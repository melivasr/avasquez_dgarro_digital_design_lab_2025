==> flow/design.v <==
module counter_n #(
    parameter int N = 6
) (
    input  logic             clk,      
    input  logic             arst,     
    input  logic             en,       
    input  logic             load,     
    input  logic [N-1:0]     d,        
    output logic [N-1:0]     q         
);
    always_ff @(posedge clk or posedge arst) begin
        if (arst)      q <= '0;
        else if (load) q <= d;
        else if (en)   q <= q + 1'b1;
    end
endmodule
module param_counter (
    input  logic        clk,
    input  logic        reset_sw,      
    input  logic        inc_btn,       
    input  logic        load_btn,      
    input  logic [5:0]  sw_init,       
    output logic [6:0]  seg0,          
    output logic [6:0]  seg1           
);
    logic inc_ff1, inc_ff2, load_ff1, load_ff2;
    always_ff @(posedge clk) begin
        inc_ff1  <= inc_btn;
        inc_ff2  <= inc_ff1;
        load_ff1 <= load_btn;
        load_ff2 <= load_ff1;
    end
    wire inc_pulse  =  inc_ff1 & ~inc_ff2;
    wire load_pulse =  load_ff1 & ~load_ff2;
    logic [5:0] q;
    counter_n #(.N(6)) u_cnt (
        .clk  (clk),
        .arst (reset_sw),
        .en   (inc_pulse),
        .load (load_pulse),
        .d    (sw_init),
        .q    (q)
    );
    logic [3:0] digit0, digit1;    
    logic [6:0] val7, tens7, units7;
    always_comb begin
        val7   = {1'b0, q};          
        tens7  = val7 / 7'd10;       
        units7 = val7 % 7'd10;       
        digit1 = tens7[3:0];         
        digit0 = units7[3:0];        
    end
    function automatic logic [6:0] seg7(input logic [3:0] x);
        case (x)
            4'h0: seg7 = 7'b1111110;   
            4'h1: seg7 = 7'b0110000;
            4'h2: seg7 = 7'b1101101;
            4'h3: seg7 = 7'b1111001;
            4'h4: seg7 = 7'b0110011;
            4'h5: seg7 = 7'b1011011;
            4'h6: seg7 = 7'b1011111;
            4'h7: seg7 = 7'b1110000;
            4'h8: seg7 = 7'b1111111;
            4'h9: seg7 = 7'b1111011;
            default: seg7 = 7'b0000001;  
        endcase
    endfunction
    logic [6:0] r0, r1;            
    assign r0 = seg7(digit0);
    assign r1 = seg7(digit1);
    assign seg0 = ~{ r0[0], r0[1], r0[2], r0[3], r0[4], r0[5], r0[6] };   
    assign seg1 = ~{ r1[0], r1[1], r1[2], r1[3], r1[4], r1[5], r1[6] };
endmodule
* Tool chain data of param_counter
The steps from the RTL of param_counter to its reports follow in flow order.
Lines are those of the file above, counted from 1.
Library cell names are shortened.
Not given: -
- Top module :: param_counter
- Clock port :: clk
- Cell library :: sky130hd
- Corner :: tt_025C_1v80

* Word level
Yosys after proc, flatten, opt, wreduce and memory -nomap, before mapping. Memory bits, and registers merged into a memory's read port (data or address), are not among the register bits. Print and check cells are not counted. Equal cells are merged and count once.
Memory sizes are those after Yosys's memory passes, which may raise the word count (mostly to a power of two), join words into wider ones and drop unused or constant bits.
- $add $sub $neg :: 1
- Divide/modulo/power cells :: 2
- Muxes and demuxes :: 2
- Bitwise logic cells :: 6
- Reduce/logical cells :: 1
** Operators by type and width (number)
- 6-bit by 4-bit divider with 7-bit output with constant B :: 1
- 6-bit by 4-bit modulo with 7-bit output with constant B :: 1
- 7-bit NOT :: 2
- 6-bit two-way mux :: 2
- 6-bit by 1-bit adder with 6-bit output with constant B :: 1
- 1-bit bitwise AND :: 2
- 1-bit NOT :: 2
- 2-bit nonzero test :: 1
- Flip-flop bits (word level) :: 10
- Bits in read-only memories :: 224
- Memories :: 2
- Output and inout port bits :: 14
** Memory list
- (no name shown) :: words 16, bits a word 7, read ports 1, write ports 0, line 54 : case (x)
- (no name shown) :: words 16, bits a word 7, read ports 1, write ports 0, line 54

* Depth
Depth = most cells in a row (Yosys ltp): at word level without a register or memory, in the mapped netlist without a sequential cell, where the memories' decode and read muxes count.
- Depth in word-level cells :: 4
- ABC_AREA :: 0
- Mapped depth :: 16
- Depth with buffers taken out :: 13

* Synthesis result
The flow's flattened synthesis, as Yosys stat reports it; memories are mapped. The netlist is that of the ABC_AREA named above (0 if unset); the other value can give another one.
- Standard cells after synthesis :: 143
- Synthesis area :: 1126.1 sq um
- Flip-flop cells :: 10
- Buffers :: 12
** Cells by type
- ha_1 :: number 14, area in all 175.168 sq um
- dfrtp_1 :: number 6, area in all 150.144 sq um
- dfxtp_1 :: number 4, area in all 80.077 sq um
- o21ai_0 :: number 12, area in all 60.058 sq um
- nand2_1 :: number 14, area in all 52.55 sq um
- a21oi_1 :: number 10, area in all 50.048 sq um
- buf_6 :: number 4, area in all 45.043 sq um
- inv_1 :: number 10, area in all 37.536 sq um
- nor2_1 :: number 9, area in all 33.782 sq um
- a211o_1 :: number 3, area in all 26.275 sq um
- xnor2_1 :: number 3, area in all 26.275 sq um
- mux2_2 :: number 2, area in all 22.522 sq um
- mux2i_1 :: number 2, area in all 20.019 sq um
- nor2b_1 :: number 3, area in all 18.768 sq um
- nor4_1 :: number 3, area in all 18.768 sq um
- xor2_1 :: number 2, area in all 17.517 sq um
- buf_2 :: number 3, area in all 15.014 sq um
- buf_4 :: number 2, area in all 15.014 sq um
Other cell types: 28; their cells: 37.
The figures by module come from a second, unflattened synthesis with its own total; it is not the netlist above.
- Cells (unflattened synthesis) :: 117
- Area total of the unflattened synthesis :: 992.2 sq um
Each row is one instance without its submodules.
** Modules
- param_counter :: times used 1, cells 82, area 656.9 sq um
- counter_n (N=6) :: times used 1, cells 35, area 335.3 sq um

* Timing after synthesis
OpenSTA on the mapped netlist: ideal clock, no wires. The path of least setup slack (recovery checks aside). Input and output delay are each 20% of the period. Register names are those of the netlist, which keeps one name where synthesis merged equal registers.
- Path type :: reg2out
- From :: register u_cnt.q[4]
- To :: output port seg0[3]
- Clock period :: 4070 ps
- Output delay :: 814 ps
- Launch time at the first pin :: 0 ps
- Data arrival time :: 2916 ps
- Data required time :: 3256 ps
- Setup slack :: 340 ps
- Path delay :: 2916 ps
- Stages on the path :: 14
- Period reached after synthesis :: 3730 ps
"path delay" is the arrival time less input delay plus setup time.
At an output port there is no setup time.
"stages on the path": output pins that drive a net of the path, with the launching flip-flop's if there is one; two outputs of one cell count as two.
"period reached after synthesis" = period - worst setup slack (recovery checks aside). The figure is calculated, with input and output delays left at 20% of the set period.
The rows between start and end are the longest chain of elaborated cells between them; the timing report does not say that the signal goes this way. Where chains are equally long, one stands for them.
A line is the first line of the expression or statement that the cell stems from. Yosys adds cells for indexed reads and writes and turns some case tables into memories.
The chain passes a memory read, where the word-level depth is cut; so it can be longer than that depth.
At most two assigning lines are given for a register; there are more.
- Path through :: dfrtp_1 buf_4 and2b_4 o311a_1 ha_1 buf_2 nor3b_1 a21o_2 or3_1 and4_4 buf_6 ha_1 nor4_1 a21oi_1
- Cells in the longest elaborated chain :: 3
- Elaborated cells between the ends (all ways) :: 3
- RTL lines with such cells :: 3
- Classes of those cells :: div: 1; logic: 1; memory: 1
** Ends and longest elaborated chain, post-synthesis
- from (decl) :: line 9 : output logic [N-1:0]     q
- from (assign) :: line 13 : else if (load) q <= d;
- from (assign) :: line 14 : else if (en)   q <= q + 1'b1;
- 6-bit by 4-bit modulo with 7-bit output :: line 49 : units7 = val7 % 7'd10;
- memory read 16 x 7 bit :: line 54 : case (x)
- 7-bit NOT :: line 71 : assign seg0 = ~{ r0[0], r0[1], r0[2], r0[3], r0[4], r0[5], r0[6] };
- to (decl) :: line 23 : output logic [6:0]  seg0,

* Path in the finished layout
Path of least setup slack in the final report of run A (OpenROAD, finished layout, wires in). Where an end is a register, its clock arrival counts in the times.
The path's times are printed in steps of 10 ps; the period is the one set.
- Path type :: reg2out
- From :: register u_cnt.q[2]
- To :: output port seg0[0]
- Clock period :: 3240 ps
- Output delay :: 650 ps
- Launch time at the first pin :: 260 ps
- Data arrival time :: 2870 ps
- Data required time :: 2590 ps
- Setup slack :: -280 ps
- Stages on the path :: 13
The rows between start and end are the longest chain of elaborated cells between them; the timing report does not say that the signal goes this way. Where chains are equally long, one stands for them.
The chain passes a memory read, where the word-level depth is cut; so it can be longer than that depth.
At most two assigning lines are given for a register; there are more.
- Path through :: dfrtp_2 nor2b_4 o311a_4 ha_4 nor3b_1 a21o_2 o211ai_1 and4_4 inv_6 ha_2 nor4_4 a21oi_2 buf_2
- Cells in the longest elaborated chain :: 3
- Elaborated cells between the ends (all ways) :: 3
- RTL lines with such cells :: 3
- Classes of those cells :: div: 1; logic: 1; memory: 1
** Ends and longest elaborated chain, after layout
- from (decl) :: line 9 : output logic [N-1:0]     q
- from (assign) :: line 13 : else if (load) q <= d;
- from (assign) :: line 14 : else if (en)   q <= q + 1'b1;
- 6-bit by 4-bit modulo with 7-bit output :: line 49 : units7 = val7 % 7'd10;
- memory read 16 x 7 bit :: line 54 : case (x)
- 7-bit NOT :: line 71 : assign seg0 = ~{ r0[0], r0[1], r0[2], r0[3], r0[4], r0[5], r0[6] };
- to (decl) :: line 23 : output logic [6:0]  seg0,

FLOW RESULTS
============

2 stored runs of param_counter in the flow (synthesis by Yosys, layout by OpenROAD, sky130hd cells), in arbitrary order. Constraints: input delay and output delay 20% of the set period each, output load 0.01 pF.
By "achieved period" is meant the clock period of the run minus its worst setup slack. This is arithmetic on one report: input and output delays are still those of the set period (20% each).
"worst setup path time" means the part of the period allowed to the worst setup path (the constraints hold back 20% at inputs and 20% at outputs) less its slack; where the path has registers, the arrival times of their clocks count too.
"total power of the final layout": no workload was simulated; the value follows from the tool's default switching activity.
"worst setup path time" is given in steps of 10 ps.

** Run A
- Settings :: period_ns=3.24; CAP_MARGIN=20; CORE_MARGIN=2; CORE_UTILIZATION=40; SLEW_MARGIN=20
- Total power of the final layout :: 1.554 mW
- Standard-cell area after layout :: 1865.5 sq um
- Overall die area :: 3255.8 sq um
- Total negative slack on setup checks :: -2185 ps
- Post-route worst hold slack :: 347 ps
- Worst setup path time :: 2870 ps
- Worst setup path type :: reg2out
- Synthesis area :: 1126.1 sq um
- Utilization of the finished layout :: 68.8%
- Achieved period :: 3520 ps
- Setup slack of the worst path :: -280 ps

** Run B
- Settings :: period_ns=3.47; CORE_UTILIZATION=24; SETUP_SLACK_MARGIN=0.57; CELL_PAD_IN_SITES_GLOBAL_PLACEMENT=3; ABC_AREA=1; SLEW_MARGIN=35; CAP_MARGIN=20; CORE_MARGIN=2
- Total power of the final layout :: 1.745 mW
- Standard-cell area after layout :: 1841.8 sq um
- Overall die area :: 5118.0 sq um
- Total negative slack on setup checks :: 0 ps
- Post-route worst hold slack :: 345 ps
- Worst setup path time :: 2470 ps
- Worst setup path type :: reg2out
- Synthesis area :: 1094.8 sq um
- Utilization of the finished layout :: 42.0%
- Achieved period :: 3160 ps
- Setup slack of the worst path :: 310 ps
